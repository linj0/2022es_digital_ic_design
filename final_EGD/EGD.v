==> flow/design.v <==
module EGD(
	input clk,
	input rst,
	input si_data,
	output reg busy,
	output reg valid,
	output reg [3:0] po_data
);
    reg load_prefix, output_offset;
    reg load_p_input, sub_p;
    reg clear_prefix, clear_offset;
    wire load_offset;
    reg output_ans;
    reg [1:0] EGD_prefix;
    reg [3:0] power2; 
    reg [1:0] prefix_down;
    reg [2:0] EGD_offset; 
    wire [3:0] answer;
    reg [2:0] state_ns, state_cs;
    parameter S0 = 3'b000;  
    parameter S1 = 3'b001;  
    parameter S2 = 3'b010;  
    parameter S3 = 3'b011;  
    parameter S4 = 3'b100;  
    parameter S5 = 3'b101;  
    parameter S6 = 3'b110;  
    parameter S7 = 3'b111;  
    always @ (posedge clk or posedge rst)  begin
        if(rst) state_cs <= S0;
        else state_cs <= state_ns;
    end
    always @ (*) begin
        case(state_cs)
            S0: begin  
                valid = 0;
                busy = 0;
                load_prefix = 0;
                load_p_input = 0;
                sub_p = 0;
                output_offset = 0;
                output_ans = 0;
                clear_prefix = 0;
                clear_offset = 0;
                if(si_data) state_ns = S1;
                else state_ns = S0;
            end
            S1: begin  
                valid = 0;
                busy = 0;
                load_prefix = 1;
                load_p_input = 0;
                sub_p = 0;
                output_offset = 0;
                output_ans = 0;
                clear_prefix = 0;
                clear_offset = 0;
                if(si_data) state_ns = S1;
                else state_ns = S2;
            end
            S2: begin  
                valid = 0;
                busy = 1;
                load_prefix = 0;
                load_p_input = 1;
                sub_p = 0;
                output_offset = 0;
                output_ans = 0;
                clear_prefix = 0;
                clear_offset = 0;
                state_ns = S3;
            end
            S3: begin  
                valid = 0;
                busy = 0;
                load_prefix = 0;
                load_p_input = 0;
                sub_p = 1;
                output_offset = 0;
                output_ans = 0;
                clear_prefix = 0;
                clear_offset = 0;
                if(prefix_down) state_ns = S3;
                else state_ns = S4;
            end
            S4: begin  
                valid = 0;
                busy = 1;
                load_prefix = 0;
                load_p_input = 0;
                sub_p = 0;
                output_offset = 1;
                output_ans = 0;
                clear_prefix = 0;
                clear_offset = 0;
                state_ns = S5;
            end
            S5: begin  
                valid = 0;
                busy = 1;
                load_prefix = 0;
                load_p_input = 0;
                sub_p = 0;
                output_offset = 0;
                output_ans = 1;
                clear_prefix = 0;
                clear_offset = 0;
                state_ns = S6;
            end
            S6: begin  
                valid = 1;
                busy = 0;
                load_prefix = 0;
                load_p_input = 0;
                sub_p = 0;
                output_offset = 0;
                output_ans = 0;
                clear_prefix = 1;
                clear_offset = 1;
                if(si_data) state_ns = S1;
                else state_ns = S7;
            end
            S7: begin  
                valid = 0;
                busy = 1;
                load_prefix = 0;
                load_p_input = 0;
                sub_p = 0;
                output_offset = 1;
                output_ans = 0;
                clear_prefix = 0;
                clear_offset = 0;
                state_ns = S5;
            end
		    default: state_ns = state_cs;
        endcase
    end
    always@(posedge clk or posedge rst) begin
        if(rst) EGD_prefix <= 2'b00;
        else if(clear_prefix) EGD_prefix <= 2'b00;
        else if(load_prefix) EGD_prefix <= EGD_prefix +1; 
    end
    always@(posedge clk or posedge rst) begin
        if(rst) power2 <= 4'b0001;
        else if(clear_prefix) power2 <= 4'b0001;
        else if(load_prefix) power2 <= power2 << 1; 
    end
    always@(posedge clk or posedge rst) begin
        if(rst) prefix_down <= 2'b00;
        else if(load_p_input) prefix_down <= EGD_prefix - 1;
        else if(sub_p) prefix_down <= prefix_down - 1;
    end
    assign load_offset = load_p_input || sub_p;
    reg [2:0] temp;  
    always@(posedge clk or posedge rst) begin
        if(rst) temp <= 3'b000;
        else if(clear_offset) temp <= 3'b000;
        else if(load_offset) temp[prefix_down] <= si_data;
    end
    always@(posedge clk or posedge rst) begin
        if(rst) EGD_offset <= 3'b000;
        else if(clear_offset) EGD_offset <= 3'b000;
        else if(output_offset) EGD_offset <= temp;
    end
    assign answer = power2 - 1 + EGD_offset;
    always@(posedge clk or posedge rst) begin
        if(rst) po_data <= 4'b000;
        else if(output_ans) po_data <= answer;
    end
endmodule
## From RTL to reports: EGD

The steps from the RTL of EGD to its reports follow in flow order.
Lines are those of the file above, counted from 1.
Operators carry their Yosys type and port widths (W data, S select, Z words).
Cell names lack the library's common part.
The mark n/a stands for no value.

- Top: EGD
- Clock input: clk
- Standard-cell library: sky130hd
- Library corner: tt_025C_1v80

## Word-level counts

Counts by Yosys on the flattened word-level netlist (proc, flatten, opt, wreduce; memories kept). Register bits leave out memories and registers merged into their read ports (data or address). Print and check cells are left out. Cells with the same type and inputs are merged into one.

- Register bits after elaboration: 21
- Input port bits: 3
- Elaborated cells: 63

- $add $sub $neg: 6
- Equal/unequal tests: 7
- Shift-type cells: 2
- Muxes and demuxes: 22
- Bitwise operators: 3
- Reduce/logical cells: 16

Operator list:

| cell | count |
|---|---|
| $reduce_or A7 Y1 | 5 |
| $pmux W3 S7 | 1 |
| $mux W3 | 6 |
| $pmux W1 S2 | 7 |
| $eq A3 B3 Y1 const B | 4 |
| $reduce_bool A2 Y1 | 5 |
| $mux W2 | 5 |
| $reduce_or A4 Y1 | 2 |
| $mux W4 | 2 |
| $eq A3 B2 Y1 const B | 2 |
| $reduce_or A6 Y1 | 1 |
| $sub A2 B1 Y2 const B | 2 |
| $sub A4 B1 Y4 const B | 1 |
| $add A4 B3 Y4 | 1 |
| $shift A1 B3 Y3 | 1 |
| $shift A1 B3 Y3 const A | 1 |
| $neg A2 Y3 | 1 |
| $eq A3 B1 Y1 const B | 1 |
| $and A3 B3 Y3 | 1 |
| $or A3 B3 Y3 | 1 |
| $not A3 Y3 | 1 |
| $logic_not A3 Y1 | 1 |
| $add A2 B1 Y2 const B | 1 |
| $reduce_or A2 Y1 | 1 |
| $logic_or A1 B1 Y1 | 1 |
| $mux W1 | 1 |

## Longest topological paths

Yosys ltp: most cells in a row. Word level: on the elaborated netlist, between registers, memories and ports. Mapped: between sequential cells and ports; inverters and the memories' decode and read muxes count.

- Depth in word-level cells: 7
- ABC_AREA: 1
- Depth in mapped cells: 9

## Synthesis result

Yosys stat after the flow's synthesis: flattened, memories mapped to cells. It holds for the ABC_AREA given above (unset counts as 0); a run with the other value may have another netlist.
The area totals of this step are shown rounded.

Cells by type:

| cell | count |
|---|---|
| dfrtp_1 | 24 |
| inv_1 | 33 |
| nand2_1 | 30 |
| ha_1 | 8 |
| dfstp_2 | 2 |
| nand3_1 | 9 |
| o21ai_0 | 9 |
| nor2_1 | 10 |
| a21oi_1 | 6 |
| o21ai_1 | 5 |
| nor2_4 | 2 |
| fa_1 | 1 |
| nor2_8 | 1 |
| nand2_2 | 3 |
| xnor2_1 | 2 |
| o21ai_4 | 1 |
| buf_4 | 2 |
| nand4_1 | 2 |

Not listed: further types 8, cells in them 10.

- Cells in the netlist: 160
- Cell area after synthesis: 1393 µm²
- Sequential part of the area: 653.1 µm²
- Flip-flop cells: 26
- Buffers: 2

## Timing after synthesis

Path of least setup slack by OpenSTA after synthesis, without wires, with an ideal clock, recovery checks aside; 20% of the period is set as input and as output delay. Where synthesis merged equal registers, the netlist keeps one of their names.

- Kind: reg2reg
- From: register power2[0]
- To: register po_data[3]
- Period: 2000 ps
- Setup time: 125 ps
- Time at the first pin: 0 ps
- Data arrival time: 1659 ps
- Data required time: 1875 ps
- Path slack: 217 ps
- Delay of the path: 1784 ps
- Stages: 10
- Buffers on the path: 0
- Synthesis period reached: 1783 ps

"delay of the path" = arrival - input delay + setup time.
"stages": output pins that drive a net of the path, with the launching flip-flop's if there is one; two outputs of one cell count as two.
"synthesis period reached" is the clock period less the worst setup slack; recovery checks do not enter. This is arithmetic on one report: input and output delays are still those of the set period (20% each).
Between the ends stands the longest chain of elaborated cells between them, by number of cells; it is not shown to be the way that was timed. Of several equally long chains one is given.
Each line given opens the expression or statement behind the cell; cells for indexed reads and writes are added by Yosys, which also makes memories of some case tables.
A register here has more assigning lines than the two given.

- Cell sequence: dfstp_2 > inv_1 > ha_1 > inv_1 > ha_1 > inv_1 > fa_1 > xnor2_1 > xnor2_1 > a21oi_1
- Length of the longest elaborated chain: 2

Ends and longest elaborated chain, after synthesis:

| item | line | source |
|---|---|---|
| start, declared | 15 | `reg [3:0] power2;` |
| start, assigned | 143 | `if(rst) power2 <= 4'b0001;` |
| start, assigned | 145 | `else if(load_prefix) power2 <= power2 << 1;` |
| $sub A4 B1 Y4 | 164 | `assign answer = power2 - 1 + EGD_offset;` |
| $add A4 B3 Y4 | 164 |  |
| end, assigned | 166 | `if(rst) po_data <= 4'b000;` |
| end, assigned | 167 | `else if(output_ans) po_data <= answer;` |
| end, declared | 7 | `output reg [3:0] po_data` |

## Worst path after layout

Path of least setup slack in the final report of job 1 (OpenROAD, finished layout, wires in). Where an end is a register, its clock arrival counts in the times.
The path's times are printed in steps of 10 ps; the period is the one set.

- Kind: reg2reg
- From: register power2[0]
- To: register po_data[3]
- Period: 1310 ps
- Setup time: 110 ps
- Time at the first pin: 270 ps
- Data arrival time: 1880 ps
- Data required time: 1470 ps
- Path slack: -410 ps
- Stages: 10
- Buffers on the path: 0

Between the ends stands the longest chain of elaborated cells between them, by number of cells; it is not shown to be the way that was timed. Of several equally long chains one is given.
A register here has more assigning lines than the two given.

- Cell sequence: dfstp_2 > inv_2 > ha_4 > inv_2 > ha_4 > inv_2 > fa_2 > xnor2_2 > xnor2_1 > a21oi_1
- Length of the longest elaborated chain: 2

Ends and longest elaborated chain, after layout:

| item | line | source |
|---|---|---|
| start, declared | 15 | `reg [3:0] power2;` |
| start, assigned | 143 | `if(rst) power2 <= 4'b0001;` |
| start, assigned | 145 | `else if(load_prefix) power2 <= power2 << 1;` |
| $sub A4 B1 Y4 | 164 | `assign answer = power2 - 1 + EGD_offset;` |
| $add A4 B3 Y4 | 164 |  |
| end, assigned | 166 | `if(rst) po_data <= 4'b000;` |
| end, assigned | 167 | `else if(output_ans) po_data <= answer;` |
| end, declared | 7 | `output reg [3:0] po_data` |

Subject: EGD on sky130hd, stored results

Hello all,

Top module EGD; platform sky130hd; tools Yosys and OpenROAD; 2 stored runs in no particular order. Input and output delays are each 20% of the period that was set; the output load is 0.01 pF.
"worst setup path time": the worst setup path's part of the clock period (all of it between registers, 20% less for each end at a port) less its slack. A launch clock that arrives late makes it longer, a capture clock that arrives late makes it shorter.
"total design power": no workload was simulated; the value follows from the tool's default switching activity.
"worst setup path time" is given in steps of 10 ps.
Measured values are rounded.
A setting shown as n/a is not set for that run.

| setting or result | job 1 | job 2 |
|---|---|---|
| period_ns | 1.31 | 3.62 |
| CORE_UTILIZATION | 34 | 19 |
| PLACE_DENSITY_LB_ADDON | 0.18 | n/a |
| CELL_PAD_IN_SITES_DETAIL_PLACEMENT | 0 | 0 |
| TNS_END_PERCENT | 15 | n/a |
| ABC_AREA | 1 | 0 |
| MIN_ROUTING_LAYER | met1 | n/a |
| CAP_MARGIN | 20 | 0 |
| CORE_MARGIN | 2 | 2 |
| SLEW_MARGIN | 20 | 20 |
| SETUP_SLACK_MARGIN | n/a | 0.56 |
| CELL_PAD_IN_SITES_GLOBAL_PLACEMENT | n/a | 0 |
| CTS_CLUSTER_DIAMETER | n/a | 255 |
| MAX_ROUTING_LAYER | n/a | met5 |
| die size (µm²) | 4624 | 7596 |
| worst setup path time (ps) | 1720 | 2230 |
| class of the worst setup path | reg2reg | reg2out |
| setup slack of the worst path (ps) | -414 | 666 |
| total design power (mW) | 4.688 | 1.204 |
| standard-cell area after layout (µm²) | 1863 | 1526 |
| Yosys chip area after synthesis (µm²) | 1393 | 1314 |

Thanks
